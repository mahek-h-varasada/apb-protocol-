==> flow/design.v <==
module apb_master (
    input  wire        PCLK,
    input  wire        PRESETn,
    output reg         PSELx,
    output reg         PENABLE,
    output reg         PWRITE,
    output reg  [7:0]  PADDR,
    output reg  [7:0]  PWDATA,
    input  wire [7:0]  PRDATA,
    input  wire        PREADY,
    input  wire        start_write,
    input  wire        start_read,
    input  wire [7:0]  addr,
    input  wire [7:0]  wdata,
    output reg  [7:0]  rdata,
    output reg         done
);
    typedef enum logic [1:0] {IDLE, SETUP, ACCESS} state_t;
    state_t state, next_state;
    always @(posedge PCLK or negedge PRESETn) begin
        if (!PRESETn)
            state <= IDLE;
        else
            state <= next_state;
    end
    always @(*) begin
        next_state = state;
        case (state)
            IDLE:   if (start_write || start_read) next_state = SETUP;
            SETUP:  next_state = ACCESS;
            ACCESS: if (PREADY) next_state = IDLE;
        endcase
    end
    always @(posedge PCLK or negedge PRESETn) begin
        if (!PRESETn) begin
            PSELx   <= 0;
            PENABLE <= 0;
            PWRITE  <= 0;
            PADDR   <= 8'd0;
            PWDATA  <= 8'd0;
            rdata   <= 8'd0;
            done    <= 0;
        end else begin
            case (next_state)
                IDLE: begin
                    PSELx   <= 0;
                    PENABLE <= 0;
                    done    <= 0;
                end
                SETUP: begin
                    PSELx   <= 1;
                    PENABLE <= 0;
                    PADDR   <= addr;
                    PWRITE  <= start_write;
                    PWDATA  <= wdata;
                end
                ACCESS: begin
                    PENABLE <= 1;
                    if (PREADY) begin
                        if (!PWRITE)
                            rdata <= PRDATA;
                        done <= 1;
                    end
                end
            endcase
        end
    end
endmodule
module apb_slave (
    input  wire        PCLK,
    input  wire        PRESETn,
    input  wire        PSELx,
    input  wire        PENABLE,
    input  wire        PWRITE,
    input  wire [7:0]  PADDR,
    input  wire [7:0]  PWDATA,
    output reg  [7:0]  PRDATA,
    output reg         PREADY
);
    reg [7:0] regfile [0:255];  
    always @(posedge PCLK or negedge PRESETn) begin
        if (!PRESETn) begin
            PREADY <= 0;
            PRDATA <= 8'd0;
        end else begin
            if (PSELx && PENABLE) begin
                PREADY <= 1;   
                if (PWRITE)
                    regfile[PADDR] <= PWDATA;
                else
                    PRDATA <= regfile[PADDR];
            end else begin
                PREADY <= 0;
            end
        end
    end
endmodule
module apb_top (
    input          PCLK,
    input          PRESETn,
    input          start_write,
    input          start_read,
    output  [7:0]  rdata,
    output         done,
    input         addr,
    input         wdata
);
    wire        PSELx, PENABLE, PWRITE, PREADY;
    wire [7:0]  PADDR, PWDATA, PRDATA;
    apb_master master (
        .PCLK(PCLK),
        .PRESETn(PRESETn),
        .PSELx(PSELx),
        .PENABLE(PENABLE),
        .PWRITE(PWRITE),
        .PADDR(PADDR),
        .PWDATA(PWDATA),
        .PRDATA(PRDATA),
        .PREADY(PREADY),
        .start_write(start_write),
        .start_read(start_read),
        .addr(addr),
        .wdata(wdata),
        .rdata(rdata),
        .done(done)
    );
    apb_slave slave (
        .PCLK(PCLK),
        .PRESETn(PRESETn),
        .PSELx(PSELx),
        .PENABLE(PENABLE),
        .PWRITE(PWRITE),
        .PADDR(PADDR),
        .PWDATA(PWDATA),
        .PRDATA(PRDATA),
        .PREADY(PREADY)
    );
endmodule
[From RTL to reports: apb_top]
What the tools print for apb_top, step after step.
Line numbers count from 1 in the design file above.
Operators: Yosys type, input widths -> output width; for muxes data width and select width s.
Library cell names are shortened.
A cell with -- has no value.
Design
  design top: apb_top
  clock input: PCLK
  standard-cell library: sky130hd
  timing corner: tt_025C_1v80

[Word level]
Counts by Yosys on the flattened word-level netlist (proc, flatten, opt, wreduce). Print and check cells are left out.
Operators by class
  equal/unequal tests: 5
  bitwise logic cells: 1
  reduce/logical cells: 14
  muxes and demuxes: 9
Operators by type and width (count)
  $pmux 8 s2: 1
  $reduce_and 4->1: 2
  $logic_not 8->1: 1
  $reduce_bool 2->1: 3
  $pmux 2 s3: 1
  $pmux 1 s2: 3
  $eq 2x1->1 const B: 2
  $eq 2x2->1 const B: 2
  $logic_not 2->1: 2
  $reduce_and 2->1: 2
  $mux 2: 2
  $reduce_and 3->1: 1
  $ne 2x1->1 const B: 1
  $reduce_or 2->1: 1
  $mux 1: 2
  $logic_and 1x1->1: 1
  $logic_or 1x1->1: 1
  $not 1->1: 1
Bit counts
  cells after elaboration: 41
  flip-flop bits (word level): 27
  input bits: 6
  output and inout bits: 9

[Longest topological paths]
Yosys ltp: most cells in a row. Word level: on the elaborated netlist, between registers, memories and ports. Mapped: between sequential cells and ports; inverters and the memories' decode and read muxes count.
Depth
  depth after elaboration: 6
  ABC_AREA: 0
  mapped depth: 4
  gate-level depth less buffers: 4

[Mapped cells and area]
Source: synth_stat.txt of the flow (Yosys; design flattened, memories mapped). It holds for the ABC_AREA given above (unset counts as 0); a run with the other value may have another netlist.
Mapped netlist
  mapped flip-flops: 14
  cell count: 49
  synthesis area: 613.1 um^2
  buffer cells: 7
  sequential part of the area: 361.6 um^2
Cells by type
  dfrtp_1: count 11, area in all 275.264 um^2
  edfxtp_1: count 2, area in all 60.058 um^2
  buf_4: count 7, area in all 52.55 um^2
  mux2_2: count 4, area in all 45.043 um^2
  dfstp_2: count 1, area in all 26.275 um^2
  a211oi_4: count 1, area in all 20.019 um^2
  nor2_1: count 5, area in all 18.768 um^2
  o21ai_4: count 1, area in all 16.266 um^2
  a21oi_1: count 3, area in all 15.014 um^2
  inv_1: count 3, area in all 11.261 um^2
  a22o_2: count 1, area in all 10.01 um^2
  mux2i_1: count 1, area in all 10.01 um^2
  a21o_2: count 1, area in all 8.758 um^2
  nand4b_1: count 1, area in all 8.758 um^2
  nand3b_1: count 1, area in all 7.507 um^2
  and2_1: count 1, area in all 6.256 um^2
  nand3_1: count 1, area in all 5.005 um^2
  o21ai_0: count 1, area in all 5.005 um^2
Other cell types: 3; their cells: 3.
The figures by module come from a second, unflattened synthesis with its own total; it is not the netlist above.
Second synthesis, totals
  cell total of the unflattened synthesis: 4587
  area (unflattened synthesis): 77948.5 um^2
Each row is one instance without its submodules.
By module
  apb_slave: area 76734.8 um^2, times used 1, cells 4514, seq. area 61724.2 um^2
  apb_master: area 1209.9 um^2, times used 1, cells 72, seq. area 777.0 um^2
  apb_top: area 3.8 um^2, times used 1, cells 1, seq. area 0.0 um^2

[Path before layout]
Path of least setup slack by OpenSTA after synthesis, without wires, with an ideal clock, recovery checks aside; 20% of the period is set as input and as output delay. Where synthesis merged equal registers, the netlist keeps one of their names.
Timing path after synthesis
  kind: register to register
  start point: register master.state
  end point: register master.PADDR[0]
  required time: 1.545 ns
  data arrival time: 1.174 ns
  time at the first pin: 0.000 ns
  library setup time: 0.125 ns
  path delay: 1.299 ns
  buffers on the path: 0
  clock period: 1.67 ns
  setup slack: 0.371 ns
  stages: 4
  synthesis period reached: 1.299 ns
"path delay" = arrival - input delay + setup time.
"stages": output pins that drive a net of the path, with the launching flip-flop's if there is one; two outputs of one cell count as two.
"synthesis period reached" = period - worst setup slack (recovery checks aside). The figure is calculated, with input and output delays left at 20% of the set period.
An end named without its bit number is one bit of that signal or, where synthesis recoded a state register, one of its new flip-flops.
Between the ends, after synthesis
  cells stage by stage: dfstp_2 o21ai_4 a211oi_4 mux2_2
Ends and longest elaborated chain, after synthesis
  from (decl): RTL line 19  | state_t state, next_state;
  from (assign): RTL line 22  | state <= IDLE;
  from (assign): RTL line 24  | state <= next_state;
  to (assign): RTL line 39  | PADDR   <= 8'd0;
  to (assign): RTL line 53  | PADDR   <= addr;
  to (decl): RTL line 7  | output reg  [7:0]  PADDR,
Chain of elaborated cells between the ends: none given.

[Timing after layout]
From the final timing report of entry A: the path of least setup slack in the routed layout; clock arrival at registers is part of the times.
Timing path after layout
  kind: register to register
  start point: register master.state
  end point: register master.PWDATA[0]
  buffers on the path: 0
  data arrival time: 1.55 ns
  library setup time: 0.11 ns
  stages: 4
  required time: 1.61 ns
  setup slack: 0.06 ns
  clock period: 1.44 ns
  time at the first pin: 0.29 ns
An end named without its bit number is one bit of that signal or, where synthesis recoded a state register, one of its new flip-flops.
Between the ends, after layout
  cells stage by stage: dfstp_2 o21ai_4 a211oi_4 mux2_2
Ends and longest elaborated chain, after layout
  from (decl): RTL line 19  | state_t state, next_state;
  from (assign): RTL line 22  | state <= IDLE;
  from (assign): RTL line 24  | state <= next_state;
  to (assign): RTL line 40  | PWDATA  <= 8'd0;
  to (assign): RTL line 55  | PWDATA  <= wdata;
  to (decl): RTL line 8  | output reg  [7:0]  PWDATA,
Chain of elaborated cells between the ends: none given.

==> results <==
Top module apb_top; platform sky130hd; tools Yosys and OpenROAD; 2 stored runs in no particular order. Input and output delays are each 20% of the period that was set; the output load is 0.01 pF.
By "achieved clock period" is meant the clock period of the run minus its worst setup slack. This is arithmetic on one report: input and output delays are still those of the set period (20% each).
By "worst setup path time" is meant the share of the clock period that the worst setup path is allowed (20% is reserved at inputs, 20% at outputs), minus its slack. Clock arrival times at its registers enter into it.
"power": no workload was simulated; the value follows from the tool's default switching activity.

Entry A
==> flow/run.sh <==
#!/bin/bash
# the make line also repeats the synthesis and layout settings of config.mk as NAME=value (left out here)
make -C /OpenROAD-flow-scripts/flow DESIGN_CONFIG=/design/flow/config.mk WORK_HOME=/design/flow/orfs CLKGATE_MAP_FILE= finish
==> flow/config.mk <==
export PLATFORM = sky130hd
export DESIGN_NAME = apb_top
export DESIGN_NICKNAME = apb_top
export VERILOG_FILES = /design/flow/design.v
export SDC_FILE = /design/flow/constraint.sdc
export NUM_CORES = 4
export LEC_CHECK = 0
export CAP_MARGIN = 15
export CELL_PAD_IN_SITES_DETAIL_PLACEMENT = 1
export CORE_MARGIN = 4
export CORE_UTILIZATION = 44
export PLACE_DENSITY = 0.64
export SETUP_SLACK_MARGIN = 0.0
export SLEW_MARGIN = 20
==> flow/constraint.sdc <==
create_clock -name core_clock -period 1.44 [get_ports {PCLK}]
set_input_delay 0.2880 -clock core_clock [delete_from_list [all_inputs] [get_ports {PCLK}]]
set_output_delay 0.2880 -clock core_clock [all_outputs]
set_load 0.01 [all_outputs]

==> results of entry A <==
chip area after synthesis (Yosys): 613.1 um^2
die area: 2,054.8 um^2
standard-cell area of the final layout: 735.7 um^2
utilization: 56.5%
worst setup slack after layout: 0.059 ns
total negative slack: 0.000 ns
power: 0.7215 mW
achieved clock period: 1.381 ns
worst setup path time: 1.38 ns
worst setup path kind: register to register

Entry B
==> flow/run.sh <==
#!/bin/bash
# the make line also repeats the synthesis and layout settings of config.mk as NAME=value (left out here)
make -C /OpenROAD-flow-scripts/flow DESIGN_CONFIG=/design/flow/config.mk WORK_HOME=/design/flow/orfs CLKGATE_MAP_FILE= finish
==> flow/config.mk <==
export PLATFORM = sky130hd
export DESIGN_NAME = apb_top
export DESIGN_NICKNAME = apb_top
export VERILOG_FILES = /design/flow/design.v
export SDC_FILE = /design/flow/constraint.sdc
export NUM_CORES = 4
export LEC_CHECK = 0
export ABC_AREA = 0
export CAP_MARGIN = 20
export CELL_PAD_IN_SITES_DETAIL_PLACEMENT = 1
export CORE_MARGIN = 10
export CORE_UTILIZATION = 62
export MAX_ROUTING_LAYER = met5
export MIN_ROUTING_LAYER = met1
export PLACE_DENSITY_LB_ADDON = 0.18
export SLEW_MARGIN = 10
export TNS_END_PERCENT = 95
==> flow/constraint.sdc <==
create_clock -name core_clock -period 1.6 [get_ports {PCLK}]
set_input_delay 0.3200 -clock core_clock [delete_from_list [all_inputs] [get_ports {PCLK}]]
set_output_delay 0.3200 -clock core_clock [all_outputs]
set_load 0.01 [all_outputs]

==> results of entry B <==
chip area after synthesis (Yosys): 613.1 um^2
die area: 2,646.6 um^2
standard-cell area of the final layout: 708.2 um^2
utilization: 75.7%
worst setup slack after layout: 0.103 ns
total negative slack: 0.000 ns
power: 0.5775 mW
achieved clock period: 1.497 ns
worst setup path time: 1.18 ns
worst setup path kind: input to register
